==> flow/design.v <==
`timescale 1ns/1ps
module arm_verilog (
	OutD,		 
	OutC, 		 
	D, 			 
	A, 			 
	Go, 		 
	clk_in, 	 
	reset_n		 
); 
	parameter sizeA = 7;
	parameter sizeD = 8;
	parameter sizeZpause = 1;
	parameter sizeHeader = 1;
	parameter sizeConcatenatedInputs = sizeHeader + sizeA + sizeZpause + sizeD + sizeZpause + sizeHeader;
	parameter [sizeHeader-1:0] header ={sizeHeader{1'b0}};
	parameter [sizeZpause-1:0] zPause ={sizeZpause{1'bZ}};
	parameter constAllBitOnes = {sizeConcatenatedInputs{1'b1}};
	output OutD;
	output OutC;
	input [sizeA-1:0] A;
	input [sizeD-1:0] D;
	input Go;
	input clk_in;
	input reset_n;	
	reg OutD;
	reg OutC;
	wire [sizeA-1:0] A;
	wire [sizeD-1:0] D;
	wire Go;
	wire clk_in;
	wire reset_n;
	reg [sizeConcatenatedInputs-1:0] concatenatedInputs;  
	reg enable_OutC;  
	initial begin
		OutD <= 1'b1;
		OutC <= 1'b1;
		enable_OutC <= 1'b0;
		concatenatedInputs <= {sizeConcatenatedInputs{1'b1}};
	end
	always @ (posedge clk_in or negedge reset_n)
	begin : main_function
		if (reset_n == 1'b0) begin
			concatenatedInputs <= {sizeConcatenatedInputs{1'b1}};
			OutD <= 1'b1;
		end 
		else if (Go == 1'b1) begin
			concatenatedInputs <= {header, A, zPause, D, zPause, header};
			OutD <= 1'b1;
		end 
		else begin
			concatenatedInputs <= {concatenatedInputs[sizeConcatenatedInputs-2:0], 1'b1};
			OutD <= concatenatedInputs[18];			
		end
	end
	always @ (posedge clk_in or negedge reset_n)
	begin : enabling_output_c
		if (reset_n == 1'b0) begin
			enable_OutC <= 1'b0;
		end else if (concatenatedInputs == constAllBitOnes) begin  
			enable_OutC <= 1'b0;
		end else begin
			enable_OutC <= 1'b1;
		end
	end
	always @(clk_in or reset_n or enable_OutC)
	begin : output_c
		if (reset_n == 1'b0) begin
			OutC <= 1'b1;
		end else begin
			OutC <= ~((~clk_in) && enable_OutC);
		end	
	end	
endmodule 
Step by step through the tools: arm_verilog
The steps from the RTL of arm_verilog to its reports follow in flow order.
Line numbers count from 1 in the design file above.
Operators carry their Yosys type and port widths (W data, S select, Z words).
{ "setup": {"top": "arm_verilog", "clock": "clk_in", "lib": "sky130hd", "lib_corner": "tt_025C_1v80"} }

Elaborated design
Counts by Yosys on the flattened word-level netlist (proc, flatten, opt, wreduce; memories kept). Register bits leave out memories and registers merged into their read ports (data or address); mux counts leave out enables and synchronous resets folded into registers. Print and check cells are left out. Cells with the same type and inputs are merged into one.
{ "bits": {"latchBits": 0, "output_inout_bits": 2, "ff_bits": 21, "ramBits": 0, "memories": 0, "clocked_rd_ports_x_width": 0, "rom_bits": 0} }
{ "op_classes": {"reduce_and_logical": 1, "multipliers": 0, "compare": 0, "n_eq": 1, "n_addsub": 0, "shifts": 0, "div_mod_pow": 0, "n_logic": 2, "muxes": 4} }
{ "ops": {"columns": ["cell", "count"], "rows": [
  ["$eq A19 B19 Y1 const B", 1],
  ["$mux W19", 1],
  ["$mux W1", 3],
  ["$not A1 Y1", 2],
  ["$logic_and A1 B1 Y1", 1]
]} }

Longest topological paths
Depth = most cells in a row (Yosys ltp): at word level without a register or memory, in the mapped netlist without a sequential cell, where the memories' decode and read muxes count.
{ "depth": {"word_depth": 4, "ABC_AREA": 0, "depth_mapped": 3, "depth_no_buf": 3} }

Netlist
Yosys stat after the flow's synthesis: flattened, memories mapped to cells. It holds for the ABC_AREA given above (unset counts as 0); a run with the other value may have another netlist.
{ "synth_totals": {"stdcells": 50, "buf_cells": 2, "yosys_area_um2": 818.3, "seq_area_um2": 550.5, "flip_flops": 21} }
{ "types": {"columns": ["cell", "count"], "rows": [
  ["sky130_fd_sc_hd__dfstp_2", 20],
  ["sky130_fd_sc_hd__mux2_2", 15],
  ["sky130_fd_sc_hd__nand4_1", 5],
  ["sky130_fd_sc_hd__dfrtp_1", 1],
  ["sky130_fd_sc_hd__nor2b_1", 3],
  ["sky130_fd_sc_hd__clkbuf_8", 1],
  ["sky130_fd_sc_hd__buf_6", 1],
  ["sky130_fd_sc_hd__nand3b_1", 1],
  ["sky130_fd_sc_hd__nor4_1", 1],
  ["sky130_fd_sc_hd__or2_2", 1],
  ["sky130_fd_sc_hd__inv_1", 1]
]} }

Ticket comment

Stored flow runs of arm_verilog (2 of them; Yosys, OpenROAD, sky130hd). They differ in their settings and are not a sequence. Constraints: input delay and output delay 20% of the set period each, output load 0.01 pF.
By "worstPathTime_ns" is meant the share of the clock period that the worst setup path is allowed (20% is reserved at inputs, 20% at outputs), minus its slack. Clock arrival times at its registers enter into it.
"totalPower_uw" is the tool's figure for a default switching activity; nothing was simulated.
[
  {
    "run": "stored run 1",
    "settings": { "period_ns": 0.906, "CORE_UTILIZATION": 35, "SETUP_SLACK_MARGIN": 0.08, "PLACE_DENSITY_LB_ADDON": 0.01, "HOLD_SLACK_MARGIN": -0.1, "CORE_MARGIN": 2, "GPL_TIMING_DRIVEN": 1, "MIN_ROUTING_LAYER": "met2", "MAX_ROUTING_LAYER": "met4", "CAP_MARGIN": 20, "SLEW_MARGIN": 20 },
    "results": { "worstPathTime_ns": 1.04, "timing.worst_path_kind": "reg-to-output", "die_area_um2": 2740.5, "total_negative_slack_ns": -0.915, "synthesis_area_um2": 818.3, "setup_worst_slack_ns": -0.316, "totalPower_uw": 2059, "fin_util_frac": 0.521 }
  },
  {
    "run": "stored run 2",
    "settings": { "period_ns": 1.55, "CORE_UTILIZATION": 49, "SETUP_SLACK_MARGIN": 0.12, "PLACE_DENSITY": 0.5, "CELL_PAD_IN_SITES_GLOBAL_PLACEMENT": 3, "CAP_MARGIN": 20, "CORE_MARGIN": 2, "SLEW_MARGIN": 20 },
    "outcome": "no final report: placement broke off with GPL-0301"
  }
]
